==> flow/design.v <==
`timescale 1ns / 1ps
module register_component_reset256(
   input [15:0] in,
   input clock,
   input write,
   output wire [15:0] out,
	input reset
    );
	reg [15:0] internal;
	always @(posedge clock)
	begin
		if (reset)
		begin
			internal = 16'b0000000100000000;
		end
		else if (write)
		begin
			internal = in;
		end
	end
	assign out = internal;
endmodule
# ---- Reports on register_component_reset256
# Tool output for the design above, in the order of the flow.
# Lines are those of the file above, counted from 1.
# Not given: --
dict set report inputs {
  top {register_component_reset256}
  clock_port {clock}
  lib {sky130hd}
  pvt_corner {tt_025C_1v80}
}

# ---- Word-level counts
# Yosys after proc, flatten, opt, wreduce and memory -nomap, before mapping. Enables and synchronous resets that opt folds into registers are not counted as muxes. Memory bits, and registers merged into a memory's read port (data or address), are not among the register bits. Print and check cells are not counted. Equal cells are merged and count once.
dict set report bits {
  ff_bits 16
  word_cells 1
}

# ---- Longest topological paths
# Yosys ltp: most cells in a row. Word level: on the elaborated netlist, between registers, memories and ports. Mapped: between sequential cells and ports; inverters and the memories' decode and read muxes count.
dict set report depth {
  word_depth 0
  abc_area 0
  mapped_depth 4
}

# ---- Netlist
# Source: synth_stat.txt of the flow (Yosys; design flattened, memories mapped). It holds for the ABC_AREA given above (unset counts as 0); a run with the other value may have another netlist.
# cell_type count
set types {}
lappend types {sky130_fd_sc_hd__dfxtp_1 16}
lappend types {sky130_fd_sc_hd__mux2i_1 15}
lappend types {sky130_fd_sc_hd__nor2_1 15}
lappend types {sky130_fd_sc_hd__buf_12 1}
lappend types {sky130_fd_sc_hd__buf_6 1}
lappend types {sky130_fd_sc_hd__a211o_1 1}
lappend types {sky130_fd_sc_hd__nor2b_1 1}
lappend types {sky130_fd_sc_hd__buf_2 1}
lappend types {sky130_fd_sc_hd__clkbuf_1 1}
dict set report synth_totals {
  stdcells 52
  synth_area_um2 581.8
  seqArea_um2 320.3
  ffs 16
  buffers 4
}

# ---- Path before layout
# Source: OpenSTA report_checks on the synthesized netlist (no wires, ideal clock, input and output delay 20% of the period each), path of least setup slack; recovery checks are left aside. Register names are those of the netlist, which keeps one name where synthesis merged equal registers.
dict set report synth_path {
  path_type {in2reg}
  start {input write}
  end {register internal[8]}
  period_ns 1.28
  in_delay_ns 0.256
  setup_ns 0.120
  t_first_pin_ns 0.256
  t_arrival_ns 0.754
  t_required_ns 1.160
  setup_slack_ns 0.407
  path_delay_ns 0.618
  driving_pins 3
  path_buffers 2
  period_less_setup_slack_ns 0.873
}
# "path_delay_ns" is the arrival time less input delay plus setup time.
# "driving_pins": output pins that drive a net of the path, with the launching flip-flop's if there is one; two outputs of one cell count as two.
# "period_less_setup_slack_ns" = period - worst setup slack (recovery checks aside). The figure is calculated, with input and output delays left at 20% of the set period.
dict set report synth_between {
  cell_sequence {sky130_fd_sc_hd__buf_6 > sky130_fd_sc_hd__buf_12 > sky130_fd_sc_hd__a211o_1}
  elab_chain_cells 0
  cone_cells 0
}
# element line
set synth_lines {}
lappend synth_lines {{start, declared} 5} ;# input write,
lappend synth_lines {{end, assigned} 14} ;# internal = 16'b0000000100000000;
lappend synth_lines {{end, assigned} 18} ;# internal = in;
lappend synth_lines {{end, declared} 9} ;# reg [15:0] internal;

# ---- Worst path after layout
# From the final timing report of stored run 1: the path of least setup slack in the routed layout; clock arrival at registers is part of the times.
dict set report layout_path {
  path_type {reg2out}
  start {register internal[6]}
  end {output out[6]}
  period_ns 0.863
  out_delay_ns 0.17
  t_first_pin_ns 0.27
  t_arrival_ns 0.73
  t_required_ns 0.69
  setup_slack_ns -0.04
  driving_pins 2
  path_buffers 1
}
dict set report layout_between {
  cell_sequence {sky130_fd_sc_hd__dfxtp_2 > sky130_fd_sc_hd__buf_6}
  elab_chain_cells 0
  cone_cells 0
}
# element line
set layout_lines {}
lappend layout_lines {{start, declared} 9} ;# reg [15:0] internal;
lappend layout_lines {{start, assigned} 14} ;# internal = 16'b0000000100000000;
lappend layout_lines {{start, assigned} 18} ;# internal = in;
lappend layout_lines {{end, declared} 6} ;# output wire [15:0] out,

2 stored runs of register_component_reset256 in the flow (synthesis by Yosys, layout by OpenROAD, sky130hd cells), in arbitrary order. Constraints: input delay and output delay 20% of the set period each, output load 0.01 pF.
"total_power_uw" rests on the timing tool's default activity at the inputs, not on a simulated workload.

# stored run 1
==> flow/run.sh <==
#!/bin/bash
# the make line also repeats the synthesis and layout settings of config.mk as NAME=value (left out here)
make -C /OpenROAD-flow-scripts/flow DESIGN_CONFIG=/design/flow/config.mk WORK_HOME=/design/flow/orfs CLKGATE_MAP_FILE= finish
==> flow/config.mk <==
export PLATFORM = sky130hd
export DESIGN_NAME = register_component_reset256
export DESIGN_NICKNAME = register_component_reset256
export VERILOG_FILES = /design/flow/design.v
export SDC_FILE = /design/flow/constraint.sdc
export NUM_CORES = 4
export LEC_CHECK = 0
export CAP_MARGIN = 20
export CORE_MARGIN = 2
export CORE_UTILIZATION = 44
export SLEW_MARGIN = 20
==> flow/constraint.sdc <==
create_clock -name core_clock -period 0.863 [get_ports {clock}]
set_input_delay 0.1726 -clock core_clock [delete_from_list [all_inputs] [get_ports {clock}]]
set_output_delay 0.1726 -clock core_clock [all_outputs]
set_load 0.01 [all_outputs]

==> stored run 1: results <==
yosys.chip_area_um2=581.8
total_power_uw=1539
fin_tns_ns=-0.411
timing.setup.ws_ns=-0.040
die_area_um2=1629.3
layout_stdcell_area_um2=1057.3

# stored run 2
==> flow/run.sh <==
#!/bin/bash
# the make line also repeats the synthesis and layout settings of config.mk as NAME=value (left out here)
make -C /OpenROAD-flow-scripts/flow DESIGN_CONFIG=/design/flow/config.mk WORK_HOME=/design/flow/orfs CLKGATE_MAP_FILE= finish
==> flow/config.mk <==
export PLATFORM = sky130hd
export DESIGN_NAME = register_component_reset256
export DESIGN_NICKNAME = register_component_reset256
export VERILOG_FILES = /design/flow/design.v
export SDC_FILE = /design/flow/constraint.sdc
export NUM_CORES = 4
export LEC_CHECK = 0
export CAP_MARGIN = 20
export CORE_MARGIN = 7
export CORE_UTILIZATION = 47
export CTS_CLUSTER_SIZE = 79
export GPL_ROUTABILITY_DRIVEN = 0
export MAX_ROUTING_LAYER = met5
export MIN_ROUTING_LAYER = met2
export PLACE_DENSITY = 0.43
export SETUP_SLACK_MARGIN = 0.22
export SLEW_MARGIN = 20
export TNS_END_PERCENT = 35
==> flow/constraint.sdc <==
create_clock -name core_clock -period 1.11 [get_ports {clock}]
set_input_delay 0.2220 -clock core_clock [delete_from_list [all_inputs] [get_ports {clock}]]
set_output_delay 0.2220 -clock core_clock [all_outputs]
set_load 0.01 [all_outputs]

==> stored run 2: results <==
outcome="no results, routing failed with DPL-0033"
